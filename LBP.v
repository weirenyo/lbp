==> flow/design.v <==
`timescale 1ns/10ps
module LBP ( 
	input  clk,
	input  reset,
	output     [13:0] gray_addr,
	output reg        gray_req,
	input  		  gray_ready,
	input      [7:0]  gray_data,
	output reg        lbp_valid,
	output reg [13:0] lbp_addr,
	output reg [7:0]  lbp_data,
	output reg        finish
);
	localparam frame_width = 3;
	integer i;
	reg [7:0] gray_temp [0:8];
	reg [7:0] valid_pixel;
	reg [7:0] valid_value [7:0];
	reg [6:0] gray_x;
	reg [6:0] gray_y;
	reg [6:0] gray_xb;
	reg [6:0] gray_xb_temp;
	assign gray_addr = {gray_x+gray_xb, gray_y};
	reg gray_done;
	reg gray_valid;
	reg [1:0] shift_con;
	always@(posedge clk, posedge reset)begin
		if(reset)begin
			gray_req  <= 0;
			gray_done <= 0;
			gray_x    <= 0;
			gray_y    <= 0;
			gray_xb   <= 0;
		end else begin
			if(gray_ready & ~gray_done)gray_req <= 1; else gray_req <= 0;
			if(gray_xb==7'd125 && gray_x==7'd1 && gray_y==7'd127)gray_done <= 1;
			if(gray_req)begin
				if(gray_x==2)begin
					gray_x <= 0; 
					gray_y <= gray_y + 1;
					if(gray_y==127)gray_xb <= gray_xb + 1;
				end else begin
					gray_x <= gray_x + 1;
				end
			end
		end
	end
	always@(posedge clk, posedge reset)begin
		if(reset)begin
			for(i=0;i<9;i=i+1)gray_temp[i] <= 0;
			shift_con <= 0;
		end else begin
			if(gray_req)begin
				if(shift_con==2)shift_con <= 0; else shift_con <= shift_con + 1;
				if(shift_con==0)gray_temp[2] <= gray_data;
				if(shift_con==1)gray_temp[5] <= gray_data;
				if(shift_con==2)gray_temp[8] <= gray_data;
				if(shift_con==0)begin
					gray_temp[1] <= gray_temp[2];
					gray_temp[4] <= gray_temp[5];
					gray_temp[7] <= gray_temp[8];
					gray_temp[0] <= gray_temp[1];
					gray_temp[3] <= gray_temp[4];
					gray_temp[6] <= gray_temp[7];
				end
			end
		end
	end
	always@(*)begin
		for(i=0;i<4;i=i+1)if(gray_temp[i] >= gray_temp[4])valid_pixel[i] = 1; else valid_pixel[i] = 0; 
		for(i=5;i<9;i=i+1)if(gray_temp[i] >= gray_temp[4])valid_pixel[i-1] = 1; else valid_pixel[i-1] = 0; 
		for(i=0;i<8;i=i+1)if(valid_pixel[i])valid_value[i] = 8'd1 << i; else valid_value[i] = 0;
	end
	always@(posedge clk, posedge reset)begin
		if(reset)begin
			lbp_data <= 0;
		end else begin
			lbp_data <= valid_value[0] + valid_value[1] + valid_value[2] + valid_value[3] + valid_value[4] + valid_value[5] + valid_value[6] + valid_value[7];
		end
	end
	always@(posedge clk, posedge reset)begin
		if(reset)begin
			lbp_valid <= 0;
			lbp_addr  <= 14'd129;
			gray_xb_temp <= 0;
		end else begin
			if(lbp_valid)begin
				if(lbp_addr[6:0]==7'd126)begin
					lbp_addr[13:7] <= lbp_addr[13:7] + 1;
					lbp_addr[6:0]  <= 1;
				end	else begin
					lbp_addr[6:0] <= lbp_addr[6:0] + 1;
				end
			end
			if(gray_x==0 && gray_y>=3 || gray_xb_temp!=gray_xb)lbp_valid <= 1; else lbp_valid <= 0;
			if(gray_xb_temp!=gray_xb)gray_xb_temp <= gray_xb;
		end
	end
	always@(posedge clk, posedge reset)begin
		if(reset)begin
			finish <= 0;
		end else begin
			if(lbp_addr[13:7]==7'd127 && lbp_addr[6:0]==7'd1)finish <= 1;
		end
	end
endmodule
# == From RTL to reports: LBP ==
# The steps from the RTL of LBP to its reports follow in flow order.
# Line numbers count from 1 in the design file above.
# Operators: Yosys type, input widths -> output width; for muxes data width and select width s.
# A cell with -- has no value.
# inputs
design,LBP
clock,clk
cell_library,sky130hd
pvt_corner,tt_025C_1v80

# == Word level ==
# Yosys after proc, flatten, opt, wreduce and memory -nomap, before mapping. Enables and synchronous resets that opt folds into registers are not counted as muxes. Print and check cells are not counted. Equal cells are merged and count once.
# op_classes
n_eq,10
bitwise,2
n_addsub,14
compare,9
n_reduce_logical,13
mux,21
# ops
cell,count
$ge 8x8->1,8
$add 8x8->8,7
$add 7x1->7 const B,5
$eq 7x7->1 const B,4
$mux 7,3
$eq 7x1->1 const B,2
$mux 1,11
$reduce_and 2->1,5
$mux 8,1
$ge 7x2->1 const B,1
$eq 7x2->1 const B,1
$add 7x7->7,1
$ne 7x7->1,1
$logic_not 7->1,1
$mux 6,1
$mux 5,1
$logic_and 1x1->1,4
$mux 4,1
$mux 2,2
$reduce_and 3->1,1
$mux 3,1
$add 2x1->2 const B,1
$eq 2x1->1 const B,1
$eq 2x2->1 const B,1
$logic_not 2->1,1
$and 1x1->1,1
$logic_or 1x1->1,1
$not 1->1,1
# word_totals
elab_cells,90
output_inout_bits,39
regBits,128

# == Depth ==
# Longest topological path by Yosys (ltp), each cell counted once; first at word level (registers and memories cut), then after technology mapping (sequential cells cut; the memories' decode and read muxes count).
# depth
word_depth,10
abc_area,0
depth_mapped,7
depth_no_buf,7

# == Netlist ==
# The flow's flattened synthesis, as Yosys stat reports it; memories are mapped. The netlist is that of the ABC_AREA named above (0 if unset); the other value can give another one.
# synth_totals
ffs,128
buffers,19
cell_count,570
area_um2,6658.9
# by_type
cell_type,count
sky130_fd_sc_hd__dfrtp_1,126
sky130_fd_sc_hd__ha_1,81
sky130_fd_sc_hd__mux2_2,60
sky130_fd_sc_hd__a21o_1,28
sky130_fd_sc_hd__xnor2_1,17
sky130_fd_sc_hd__xor2_1,16
sky130_fd_sc_hd__nand2_1,32
sky130_fd_sc_hd__nand4_1,19
sky130_fd_sc_hd__inv_1,28
sky130_fd_sc_hd__o21ai_0,20
sky130_fd_sc_hd__nor2_1,25
sky130_fd_sc_hd__a21oi_1,15
sky130_fd_sc_hd__nand3_1,14
sky130_fd_sc_hd__clkbuf_1,18
sky130_fd_sc_hd__o31ai_1,9
sky130_fd_sc_hd__a211oi_1,8
sky130_fd_sc_hd__nand2b_1,9
sky130_fd_sc_hd__dfstp_2,2
# Other cell types: 24; their cells: 43.

# == Worst setup path after synthesis ==
# OpenSTA on the mapped netlist: ideal clock, no wires. The path of least setup slack (recovery checks aside). Input and output delay are each 20% of the period. Register names are those of the netlist, which keeps one name where synthesis merged equal registers.
# synth_timing
path_type,flip-flop to output port
startpoint,register gray_xb[0]
endpoint,output port gray_addr[13]
out_delay_ps,442
t_arrival_ps,1785
setup_slack_ps,-17
path_buffers,0
clock_period_ps,2210
t_first_pin_ps,0
required_ps,1768
delay_ps,1785
path_stages,8
period_less_setup_slack_ps,2227
# "delay_ps" = arrival - input delay + setup time.
# A path that ends at an output port has no setup time.
# "path_stages": output pins that drive a net of the path, with the launching flip-flop's if there is one; two outputs of one cell count as two.
# "period_less_setup_slack_ps" = period - worst setup slack (recovery checks aside). The figure is calculated, with input and output delays left at 20% of the set period.
# The rows between start and end are the longest chain of elaborated cells between them; the timing report does not say that the signal goes this way. Where chains are equally long, one stands for them.
# A line is the first line of the expression or statement that the cell stems from. Yosys adds cells for indexed reads and writes and turns some case tables into memories.
# synth_via
cell_sequence,sky130_fd_sc_hd__dfrtp_1 -> sky130_fd_sc_hd__ha_1 -> sky130_fd_sc_hd__inv_1 -> sky130_fd_sc_hd__fa_1 -> sky130_fd_sc_hd__nor2b_1 -> sky130_fd_sc_hd__o31a_1 -> sky130_fd_sc_hd__or4_1 -> sky130_fd_sc_hd__and3_1
elab_chain_cells,1
cone_cells,1
lines_between,1
cone_classes,add/sub: 1
# synth_rtl
item,line,rtl
from (decl),21,reg [6:0] gray_xb;
from (assign),33,gray_xb <= 0;
from (assign),41,if(gray_y==127)gray_xb <= gray_xb + 1;
$add 7x7->7,23,"assign gray_addr = {gray_x+gray_xb, gray_y};"
to (decl),5,"output [13:0] gray_addr,"

# == Timing after layout ==
# From the final timing report of run 1: the path of least setup slack in the routed layout; clock arrival at registers is part of the times.
# The report prints the path's times to 10 ps; the period is as set.
# layout_timing
path_type,flip-flop to output port
startpoint,register gray_x[0]
endpoint,output port gray_addr[9]
path_buffers,3
t_first_pin_ps,410
t_arrival_ps,2330
required_ps,2260
setup_slack_ps,-70
path_stages,8
clock_period_ps,2830
out_delay_ps,570
# The rows between start and end are the longest chain of elaborated cells between them; the timing report does not say that the signal goes this way. Where chains are equally long, one stands for them.
# At most two assigning lines are given for a register; there are more.
# layout_via
cell_sequence,sky130_fd_sc_hd__dfrtp_2 -> sky130_fd_sc_hd__ha_2 -> sky130_fd_sc_hd__inv_1 -> sky130_fd_sc_hd__fa_2 -> sky130_fd_sc_hd__buf_4 -> sky130_fd_sc_hd__buf_4 -> sky130_fd_sc_hd__xnor2_1 -> sky130_fd_sc_hd__clkdlybuf4s50_1
elab_chain_cells,1
cone_cells,1
lines_between,1
cone_classes,add/sub: 1
# layout_rtl
item,line,rtl
from (decl),19,reg [6:0] gray_x;
from (assign),31,gray_x <= 0;
from (assign),43,gray_x <= gray_x + 1;
$add 7x7->7,23,"assign gray_addr = {gray_x+gray_xb, gray_y};"
to (decl),5,"output [13:0] gray_addr,"

# Settings and measured results of 2 stored flow runs for module LBP (sky130hd), not sorted in any way. The constraints put input and output delay at 20% of the set period each and load the outputs with 0.01 pF.
# "worst_path_time_ps" is the time allowed to the run's worst setup path (the clock period less input and output delay, where it has them) less its slack. Clock arrival times count: a late capture clock shortens it, a late launch clock lengthens it.
# "final_power_uw" rests on the timing tool's default activity at the inputs, not on a simulated workload.
# "worst_path_time_ps" is known to 10 ps.
# Among the settings, n/a means not set for that run.
run,period_ns,CORE_UTILIZATION,SETUP_SLACK_MARGIN,PLACE_DENSITY_LB_ADDON,HOLD_SLACK_MARGIN,ABC_AREA,GPL_TIMING_DRIVEN,GPL_ROUTABILITY_DRIVEN,CAP_MARGIN,SLEW_MARGIN,CORE_MARGIN,hold_worst_slack_ps,ys_area_um2,ws_setup_ps,final_stdcell_area_um2,worst_path_time_ps,critical_path_type,total_die_area_um2,tns_ps,final_power_uw
run 1,2.83,41,-0.15,0.06,0.22,0,0,1,10,20,2,447,6658.9,-65,8191.6,2330,flip-flop to output port,17276.5,-108,8560
run 2,2.78,57,n/a,n/a,n/a,n/a,n/a,n/a,20,20,2,454,6658.9,-99,8064.0,2320,flip-flop to output port,12563.0,-99,9117
